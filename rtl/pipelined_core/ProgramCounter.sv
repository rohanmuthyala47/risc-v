==> flow/design.v <==
package cpu_pkg;
    parameter DATA_WIDTH        = 32;
    parameter ADDR_WIDTH        = 32;
    parameter INSTR_WIDTH       = 32;
    parameter ID_WIDTH          = 4;  
    parameter REG_FILE_SIZE     = 32;
    parameter REG_ADDR_WIDTH    = $clog2(REG_FILE_SIZE);
    parameter MEM_DEPTH         = 1024;
    parameter MEM_ADDR_WIDTH    = $clog2(MEM_DEPTH);
    parameter CACHE_LINES       = 128;
    parameter CACHE_INDEX_BITS  = $clog2(CACHE_LINES);
    parameter CACHE_OFFSET_BITS = 2;
    parameter CACHE_TAG_BITS    = ADDR_WIDTH - CACHE_INDEX_BITS - CACHE_OFFSET_BITS;
    typedef enum logic [6:0] {
		R_TYPE       = 7'b0110011,
		I_TYPE       = 7'b0010011,
		I_TYPE_LOAD  = 7'b0000011,
		I_TYPE_SYS   = 7'b1110011,
		S_TYPE       = 7'b0100011,
		B_TYPE       = 7'b1100011,
		U_TYPE_AUIPC = 7'b0010111,
		U_TYPE_LUI   = 7'b0110111,
		I_TYPE_JALR  = 7'b1100111,
		J_TYPE       = 7'b1101111
    } opcode_t;
    typedef enum logic [4:0] {
        ALU_ADD   = 5'b00000,
        ALU_SUB   = 5'b00001,
        ALU_XOR   = 5'b00010,
        ALU_OR    = 5'b00011,
        ALU_AND   = 5'b00100,
        ALU_SLL   = 5'b00101,
        ALU_SRL   = 5'b00110,
        ALU_SRA   = 5'b00111,
        ALU_SLT   = 5'b01000,
        ALU_SLTU  = 5'b01001,
        ALU_ADDI  = 5'b01010,
        ALU_XORI  = 5'b01011,
        ALU_ORI   = 5'b01100,
        ALU_ANDI  = 5'b01101,
        ALU_SLLI  = 5'b01110,
        ALU_SRLI  = 5'b01111,
        ALU_SRAI  = 5'b10000,
        ALU_SLTI  = 5'b10001,
        ALU_SLTIU = 5'b10010,
        ALU_BEQ   = 5'b10011,
        ALU_BNE   = 5'b10100,
        ALU_BLT   = 5'b10101,
        ALU_BGE   = 5'b10110,
        ALU_BLTU  = 5'b10111,
        ALU_BGEU  = 5'b11000,
        ALU_AUIPC = 5'b11001,
        ALU_LUI   = 5'b11010,
        ALU_JAL   = 5'b11011,
        ALU_JALR  = 5'b11100,
        ALU_DEF   = 5'b11111
    } alu_op_t;
    typedef enum logic [2:0] {
		IDLE        = 3'b000,
		CHECK       = 3'b001,
		WR_REQ      = 3'b010,
		WR_DATA     = 3'b011,
		WR_RESP     = 3'b100,
		RD_REQ      = 3'b101,
		RD_DATA     = 3'b110,
		RD_COMPLETE = 3'b111
    } cache_state_t;
endpackage
import cpu_pkg::*;
module ProgramCounter (
    input  logic                    clk,
    input  logic                    rst,
    input logic                     PCWrite,
    input  logic                    branch_taken,
    input  logic [ADDR_WIDTH - 1:0] branch_target,
    input  logic                    is_jal,
    input  logic                    is_jalr,
    input  logic [ADDR_WIDTH - 1:0] jal_target,
    input  logic [ADDR_WIDTH - 1:0] jalr_target,
    output logic [ADDR_WIDTH - 1:0] pc
);
    logic [ADDR_WIDTH - 1:0]        next_pc;
    always_comb begin
    	if (branch_taken) begin
            next_pc = branch_target;
        end
        else if (is_jal) begin
            next_pc = jal_target;
        end
        else if (is_jalr) begin
            next_pc = jalr_target;
        end
        else begin
            next_pc = pc + ADDR_WIDTH'(4);
        end
    end
    always_ff @(posedge clk) begin
        if (rst)
            pc <= ADDR_WIDTH'(0);
        else if(PCWrite)
            pc <= next_pc;
    end
endmodule
From RTL to reports: ProgramCounter
The steps from the RTL of ProgramCounter to its reports follow in flow order.
Line numbers count from 1 in the design file above.
Operators carry their Yosys type and port widths (W data, S select, Z words).
Cell names lack the library's common part.
The mark -- stands for no value.
- top module: ProgramCounter
- clock port: clk
- library: sky130hd
- library corner: tt_025C_1v80

After elaboration
Yosys after proc, flatten, opt, wreduce and memory -nomap, before mapping. Enables and synchronous resets that opt folds into registers are not counted as muxes. Memory bits, and registers merged into a memory's read port (data or address), are not among the register bits. Print and check cells are not counted. Equal cells are merged and count once.
- register bits at 32
- add/subtract/negate cells at 1
- noted multiplexer cells: 3
- operators with widths (operator ; number):
    $mux W32 ; 3
    $add A32 B3 Y32 const B ; 1

Logic depth
Depth = most cells in a row (Yosys ltp): at word level without a register or memory, in the mapped netlist without a sequential cell, where the memories' decode and read muxes count.
- noted depth after elaboration: 4
- ABC_AREA at 0
- depth in mapped cells: 7
- gate-level depth less buffers: 6

Synthesis result
Source: synth_stat.txt of the flow (Yosys; design flattened, memories mapped). It holds for the ABC_AREA given above (unset counts as 0); a run with the other value may have another netlist.
Totals and module areas in this step are rounded.
- cell count at 348
- cell area after synthesis at 2650 um^2
- sequential part of the area at 641 um^2
- noted mapped flip-flops: 32
- cells by type (type ; number):
    dfxtp_1 ; 32
    a221oi_1 ; 22
    nand2_1 ; 39
    nand2b_1 ; 16
    o21ai_0 ; 18
    nand3_1 ; 17
    nor2_1 ; 20
    clkbuf_1 ; 19
    and3_1 ; 11
    a211oi_1 ; 9
    nand4_1 ; 10
    xnor2_1 ; 7
    mux2i_1 ; 6
    o221ai_1 ; 6
    xor2_1 ; 6
    a32o_1 ; 5
    a21oi_1 ; 9
    a2bb2oi_1 ; 5
Other cell types: 40; their cells: 91.

Worst setup path after synthesis
Source: OpenSTA report_checks on the synthesized netlist (no wires, ideal clock, input and output delay 20% of the period each), path of least setup slack; recovery checks are left aside. Register names are those of the netlist, which keeps one name where synthesis merged equal registers.
- path kind: register to register
- start point: register pc[2]
- end point: register pc[28]
- noted clock period: 2.29 ns
- time at the first pin: 0.000 ns
- data arrival time at 1.657 ns
- required time: 2.173 ns
- noted path slack: 0.515 ns
- noted delay of the path: 1.774 ns
- noted stages on the path: 7
- buffers on the path at 0
- synthesis period reached: 1.775 ns
"delay of the path" is the arrival time less input delay plus setup time.
"stages on the path" counts driving pins, that of a launching flip-flop among them; a cell with two outputs on the path counts twice.
"synthesis period reached" = period - worst setup slack (recovery checks aside). The figure is calculated, with input and output delays left at 20% of the set period.
The rows between start and end are the longest chain of elaborated cells between them; the timing report does not say that the signal goes this way. Where chains are equally long, one stands for them.
Each line given opens the expression or statement behind the cell; cells for indexed reads and writes are added by Yosys, which also makes memories of some case tables.
- path through: dfxtp_1 > ha_1 > nand2_1 > nor4_4 > nand4_1 > xnor2_1 > a32o_1
- length of the longest elaborated chain at 4
- RTL lines, path after synthesis (what ; RTL line ; source):
    from (decl) ; 80 ; output logic [ADDR_WIDTH - 1:0] pc
    from (assign) ; 99 ; pc <= ADDR_WIDTH'(0);
    from (assign) ; 101 ; pc <= next_pc;
    $add A32 B3 Y32 ; 94 ; next_pc = pc + ADDR_WIDTH'(4);
    $mux W32 ; 90 ; else if (is_jalr) begin
    $mux W32 ; 87 ; else if (is_jal) begin
    $mux W32 ; 84 ; if (branch_taken) begin
    to (assign) ; 99 ;
    to (assign) ; 101 ;
    to (decl) ; 80 ;

Timing after layout
Path of least setup slack in the final report of flow run A (OpenROAD, finished layout, wires in). Where an end is a register, its clock arrival counts in the times.
- path kind: register to output
- start point: register pc[8]
- end point: output pc[8]
- noted clock period: 1.88 ns
- time at the first pin: 0.28 ns
- data arrival time at 1.37 ns
- required time: 1.50 ns
- noted path slack: 0.13 ns
- noted stages on the path: 3
- buffers on the path at 2
- path through: dfxtp_1 > buf_4 > clkdlybuf4s50_1
- length of the longest elaborated chain at 0
- RTL lines, path after layout (what ; RTL line ; source):
    from (decl) ; 80 ; output logic [ADDR_WIDTH - 1:0] pc
    from (assign) ; 99 ; pc <= ADDR_WIDTH'(0);
    from (assign) ; 101 ; pc <= next_pc;
    to (decl) ; 80 ;

Subject: ProgramCounter on sky130hd, stored results

Hello all,

Measured results for ProgramCounter: 2 stored runs of the Yosys and OpenROAD flow on sky130hd. The settings differ; the order carries no meaning. The constraints put input and output delay at 20% of the set period each and load the outputs with 0.01 pF.
"reached clock period" means the clock period less the worst setup slack. The figure is calculated, with input and output delays left at 20% of the set period.
"allowed time less slack (worst setup path)" is the time allowed to the run's worst setup path (the clock period less input and output delay, where it has them) less its slack. Clock arrival times count: a late capture clock shortens it, a late launch clock lengthens it.
"total power after layout" is the tool's figure for a default switching activity; nothing was simulated.
Values from the reports are rounded here.

Flow run A

==> flow/run.sh <==
#!/bin/bash
# the make line also repeats the synthesis and layout settings of config.mk as NAME=value (left out here)
make -C /OpenROAD-flow-scripts/flow DESIGN_CONFIG=/design/flow/config.mk WORK_HOME=/design/flow/orfs CLKGATE_MAP_FILE= finish
==> flow/config.mk <==
export PLATFORM = sky130hd
export DESIGN_NAME = ProgramCounter
export DESIGN_NICKNAME = ProgramCounter
export VERILOG_FILES = /design/flow/design.v
export SDC_FILE = /design/flow/constraint.sdc
export NUM_CORES = 4
export LEC_CHECK = 0
export CAP_MARGIN = 40
export CORE_MARGIN = 2
export CORE_UTILIZATION = 32
export CTS_CLUSTER_DIAMETER = 151
export GPL_ROUTABILITY_DRIVEN = 1
export MAX_ROUTING_LAYER = met5
export SETUP_SLACK_MARGIN = 0.12
export SLEW_MARGIN = 40
==> flow/constraint.sdc <==
create_clock -name core_clock -period 1.88 [get_ports {clk}]
set_input_delay 0.3760 -clock core_clock [delete_from_list [all_inputs] [get_ports {clk}]]
set_output_delay 0.3760 -clock core_clock [all_outputs]
set_load 0.01 [all_outputs]

Measured in flow run A:
- total power after layout at 2.19 mW
- area inside the die boundary at 9010 um^2
- reached clock period: 1.747 ns
- noted the chip area in the Yosys report: 2650 um^2
- noted the setup total negative slack: 0.000 ns
- allowed time less slack (worst setup path) at 1.37 ns
- critical path type: register to output
- noted the final utilization: 58.2%
- noted the lowest hold slack: 0.458 ns
- smallest setup slack at 0.133 ns

Flow run B

==> flow/run.sh <==
#!/bin/bash
# the make line also repeats the synthesis and layout settings of config.mk as NAME=value (left out here)
make -C /OpenROAD-flow-scripts/flow DESIGN_CONFIG=/design/flow/config.mk WORK_HOME=/design/flow/orfs CLKGATE_MAP_FILE= finish
==> flow/config.mk <==
export PLATFORM = sky130hd
export DESIGN_NAME = ProgramCounter
export DESIGN_NICKNAME = ProgramCounter
export VERILOG_FILES = /design/flow/design.v
export SDC_FILE = /design/flow/constraint.sdc
export NUM_CORES = 4
export LEC_CHECK = 0
export CAP_MARGIN = 20
export CELL_PAD_IN_SITES_GLOBAL_PLACEMENT = 2
export CORE_MARGIN = 2
export CORE_UTILIZATION = 32
export PLACE_DENSITY_LB_ADDON = 0.14
export SLEW_MARGIN = 20
export TNS_END_PERCENT = 30
==> flow/constraint.sdc <==
create_clock -name core_clock -period 3.21 [get_ports {clk}]
set_input_delay 0.6420 -clock core_clock [delete_from_list [all_inputs] [get_ports {clk}]]
set_output_delay 0.6420 -clock core_clock [all_outputs]
set_load 0.01 [all_outputs]

Measured in flow run B:
- total power after layout at 1.24 mW
- area inside the die boundary at 9010 um^2
- reached clock period: 2.387 ns
- noted the chip area in the Yosys report: 2650 um^2
- noted the setup total negative slack: 0.000 ns
- allowed time less slack (worst setup path) at 1.74 ns
- critical path type: input to register
- noted the final utilization: 51.3%
- noted the lowest hold slack: 0.460 ns
- smallest setup slack at 0.823 ns

Thanks
